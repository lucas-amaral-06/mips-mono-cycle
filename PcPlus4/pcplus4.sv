==> flow/design.v <==
module PCPlus4(      
    input clk,
    input reset,
    input [31:0] next_PC,
    output reg [31:0] PC
);
    always @(posedge clk or posedge reset) begin
        if (reset)    
            PC <= 32'b0;
        else         
            PC <= next_PC;
    end
endmodule
module PC_Adder(   
    input [31:0] PC,
    output [31:0] next_PC
);
    assign next_PC = PC + 32'd4;   
endmodule
module PC_System(   
    input clk,
    input reset,
    output [31:0] PC
);
    wire [31:0] next_PC;
    PCPlus4 pc_reg (
        .clk(clk),
        .reset(reset),
        .next_PC(next_PC),
        .PC(PC)
    );
    PC_Adder pc_adder (
        .PC(PC),
        .next_PC(next_PC)
    );
endmodule
## Tool chain data of PC_System

What the tools print for PC_System, step after step.
Line numbers count from 1 in the design file above.
Cell names lack the library's common part.
A cell with -- has no value.

| design | value |
|---|---|
| top | PC_System |
| clock port | clk |
| cell library | sky130hd |
| corner | tt_025C_1v80 |

## After elaboration

Counts by Yosys on the flattened word-level netlist (proc, flatten, opt, wreduce; memories kept). Register bits leave out memories and registers merged into their read ports (data or address); mux counts leave out enables and synchronous resets folded into registers. Print and check cells are left out. Cells with the same type and inputs are merged into one.

| operators by class | value |
|---|---|
| multiply operators | 0 |
| div/mod/pow operators | 0 |
| eq/ne operators | 0 |
| reductions and logical operators | 0 |
| add/sub/neg operators | 1 |
| magnitude comparators | 0 |
| shifts and indexed selects | 0 |
| multiplexer cells | 0 |
| bitwise operators | 0 |

Operator list:

| operator | count |
|---|---|
| 32-bit by 3-bit adder with 32-bit output with constant B | 1 |

| bit counts | value |
|---|---|
| output and inout port bits | 32 |
| memory cells | 0 |
| memory bits (writable) | 0 |
| memory bits (read-only) | 0 |
| bits in latches | 0 |
| register bits | 32 |
| word-level cells | 2 |
| clocked read ports x word width | 0 |
| input bits | 2 |

## Logic depth

Depth = most cells in a row (Yosys ltp): at word level without a register or memory, in the mapped netlist without a sequential cell, where the memories' decode and read muxes count.

| logic depth | value |
|---|---|
| depth after elaboration | 1 |
| ABC_AREA | 0 |
| mapped depth | 5 |
| depth with buffers taken out | 5 |

## Netlist

Yosys stat after the flow's synthesis: flattened, memories mapped to cells. It holds for the ABC_AREA given above (unset counts as 0); a run with the other value may have another netlist.
Totals and module areas in this step are rounded.

Cell types:

| cell | count | total area (µm²) |
|---|---|---|
| dfrtp_1 | 30 | 750.72 |
| xnor2_1 | 19 | 166.41 |
| xor2_1 | 9 | 78.826 |
| nor4_4 | 3 | 63.811 |
| nand3_1 | 10 | 50.048 |
| nand2_1 | 10 | 37.536 |
| nand4_1 | 6 | 37.536 |
| and3_1 | 4 | 25.024 |
| nor2_1 | 6 | 22.522 |
| nand4_4 | 1 | 21.27 |
| nand3_4 | 1 | 17.517 |
| buf_4 | 2 | 15.014 |
| inv_1 | 4 | 15.014 |
| nor3_1 | 3 | 15.014 |
| ha_1 | 1 | 12.512 |
| nand4_2 | 1 | 12.512 |
| nand3_2 | 1 | 10.01 |
| nor4_1 | 1 | 6.256 |

Not listed: further types 2, cells in them 2.

| synthesis totals | value |
|---|---|
| flip-flop cells | 30 |
| cell count | 114 |
| chip area (Yosys) | 1400 µm² |

By module: a second synthesis without flattening, with its own total; a netlist apart from the flattened one above.

| unflattened totals | value |
|---|---|
| cell total of the unflattened synthesis | 116 |
| area (unflattened synthesis) | 1400 µm² |

Rows give one instance, submodules left out.

Modules:

| module | area (µm²) | times used | seq. area (µm²) | cells |
|---|---|---|---|---|
| PCPlus4 | 800 | 1 | 800 | 33 |
| PC_Adder | 580 | 1 | 0.0 | 83 |
| PC_System | 0.0 | 1 | 0.0 | 0 |

## Worst setup path after synthesis

Path of least setup slack by OpenSTA after synthesis, without wires, with an ideal clock, recovery checks aside; 20% of the period is set as input and as output delay. Where synthesis merged equal registers, the netlist keeps one of their names.

| path after synthesis | value |
|---|---|
| path type | register -> register |
| start | register pc_reg.PC[2] |
| end | register pc_reg.PC[30] |
| data required time | 3.255 ns |
| delay of the path | 1.589 ns |
| driving pins on the path | 6 |
| arrival time | 1.464 ns |
| period | 3.38 ns |
| launch time at the first pin | 0.000 ns |
| setup time | 0.125 ns |
| slack | 1.791 ns |
| synthesis period reached | 1.589 ns |

"delay of the path" is the arrival time less input delay plus setup time.
"driving pins on the path" counts driving pins, that of a launching flip-flop among them; a cell with two outputs on the path counts twice.
"synthesis period reached" = period - worst setup slack (recovery checks aside). The figure is calculated, with input and output delays left at 20% of the set period.
The rows between start and end are the longest chain of elaborated cells between them; the timing report does not say that the signal goes this way. Where chains are equally long, one stands for them.
Each line given opens the expression or statement behind the cell; cells for indexed reads and writes are added by Yosys, which also makes memories of some case tables.

| on the way, after synthesis | value |
|---|---|
| path through | dfrtp_1 > ha_1 > nand3_1 > nor4_4 > nand4_1 > xnor2_1 |
| length of the longest elaborated chain | 1 |
| elaborated cells between the ends (all ways) | 1 |
| RTL lines with such cells | 1 |

Ends and longest elaborated chain, after synthesis:

| element | line | text |
|---|---|---|
| start, declared | 5 | `output reg [31:0] PC` |
| start, assigned | 9 | `PC <= 32'b0;` |
| start, assigned | 11 | `PC <= next_PC;` |
| 32-bit by 3-bit adder with 32-bit output | 18 | `assign next_PC = PC + 32'd4;` |
| end, assigned | 9 |  |
| end, assigned | 11 |  |
| end, declared | 5 |  |

## Path in the finished layout

Path of least setup slack in the final report of run A (OpenROAD, finished layout, wires in). Where an end is a register, its clock arrival counts in the times.

| path post-layout | value |
|---|---|
| path type | register -> output |
| start | register pc_reg.PC[16] |
| end | output port PC[16] |
| launch time at the first pin | 0.28 ns |
| data required time | 1.36 ns |
| period | 1.7 ns |
| driving pins on the path | 2 |
| slack | 0.04 ns |
| arrival time | 1.32 ns |

| on the way, post-layout | value |
|---|---|
| path through | dfrtp_1 > clkdlybuf4s50_1 |
| length of the longest elaborated chain | 0 |
| elaborated cells between the ends (all ways) | 0 |
| RTL lines with such cells | 0 |

Ends and longest elaborated chain, post-layout:

| element | line | text |
|---|---|---|
| start, declared | 5 | `output reg [31:0] PC` |
| start, assigned | 9 | `PC <= 32'b0;` |
| start, assigned | 11 | `PC <= next_PC;` |
| end, declared | 23 | `output [31:0] PC` |

Data sheet: physical implementation of PC_System

Measured results for PC_System: 2 stored runs of the Yosys and OpenROAD flow on sky130hd. The settings differ; the order carries no meaning. The constraints put input and output delay at 20% of the set period each and load the outputs with 0.01 pF.
By "achieved clock period" is meant the clock period of the run minus its worst setup slack. This is arithmetic on one report: input and output delays are still those of the set period (20% each).
"worst setup path time" = time allowed to the worst setup path (clock period - input delay - output delay, where it has them) - its slack; a late launch clock adds to it, a late capture clock takes from it.
By "total power of the final layout" is meant OpenSTA's value without simulated activity: inputs other than the clock are taken to toggle once in ten clock periods, and the tool carries that through the logic.
Values from the reports are rounded here.

#### Run A

| setting | value |
|---|---|
| period_ns | `1.7` |
| CORE_UTILIZATION | `22` |
| CAP_MARGIN | `20` |
| CORE_MARGIN | `2` |
| SLEW_MARGIN | `20` |

| result | value |
|---|---|
| area of the synthesized netlist | 1400 µm² |
| area of the die | 6900 µm² |
| standard-cell area after routing | 1900 µm² |
| post-layout utilization | 32% |
| worst slack on setup checks | 0.042 ns |
| summed negative setup slack | 0.000 ns |
| total power of the final layout | 1.3 mW |
| achieved clock period | 1.658 ns |
| worst setup path time | 1.32 ns |
| worst path kind | register -> output |

#### Run B

| setting | value |
|---|---|
| period_ns | `1.93` |
| CORE_UTILIZATION | `65` |
| SETUP_SLACK_MARGIN | `0.33` |
| PLACE_DENSITY_LB_ADDON | `0.2` |
| CORE_ASPECT_RATIO | `0.93` |
| ABC_AREA | `1` |
| GPL_TIMING_DRIVEN | `1` |
| CAP_MARGIN | `20` |
| CORE_MARGIN | `2` |
| SLEW_MARGIN | `20` |

| result | value |
|---|---|
| area of the synthesized netlist | 1600 µm² |
| area of the die | 2900 µm² |
| standard-cell area after routing | 2200 µm² |
| post-layout utilization | 93% |
| worst slack on setup checks | 0.31 ns |
| summed negative setup slack | 0.000 ns |
| total power of the final layout | 1.1 mW |
| achieved clock period | 1.624 ns |
| worst setup path time | 1.62 ns |
| worst path kind | register -> register |
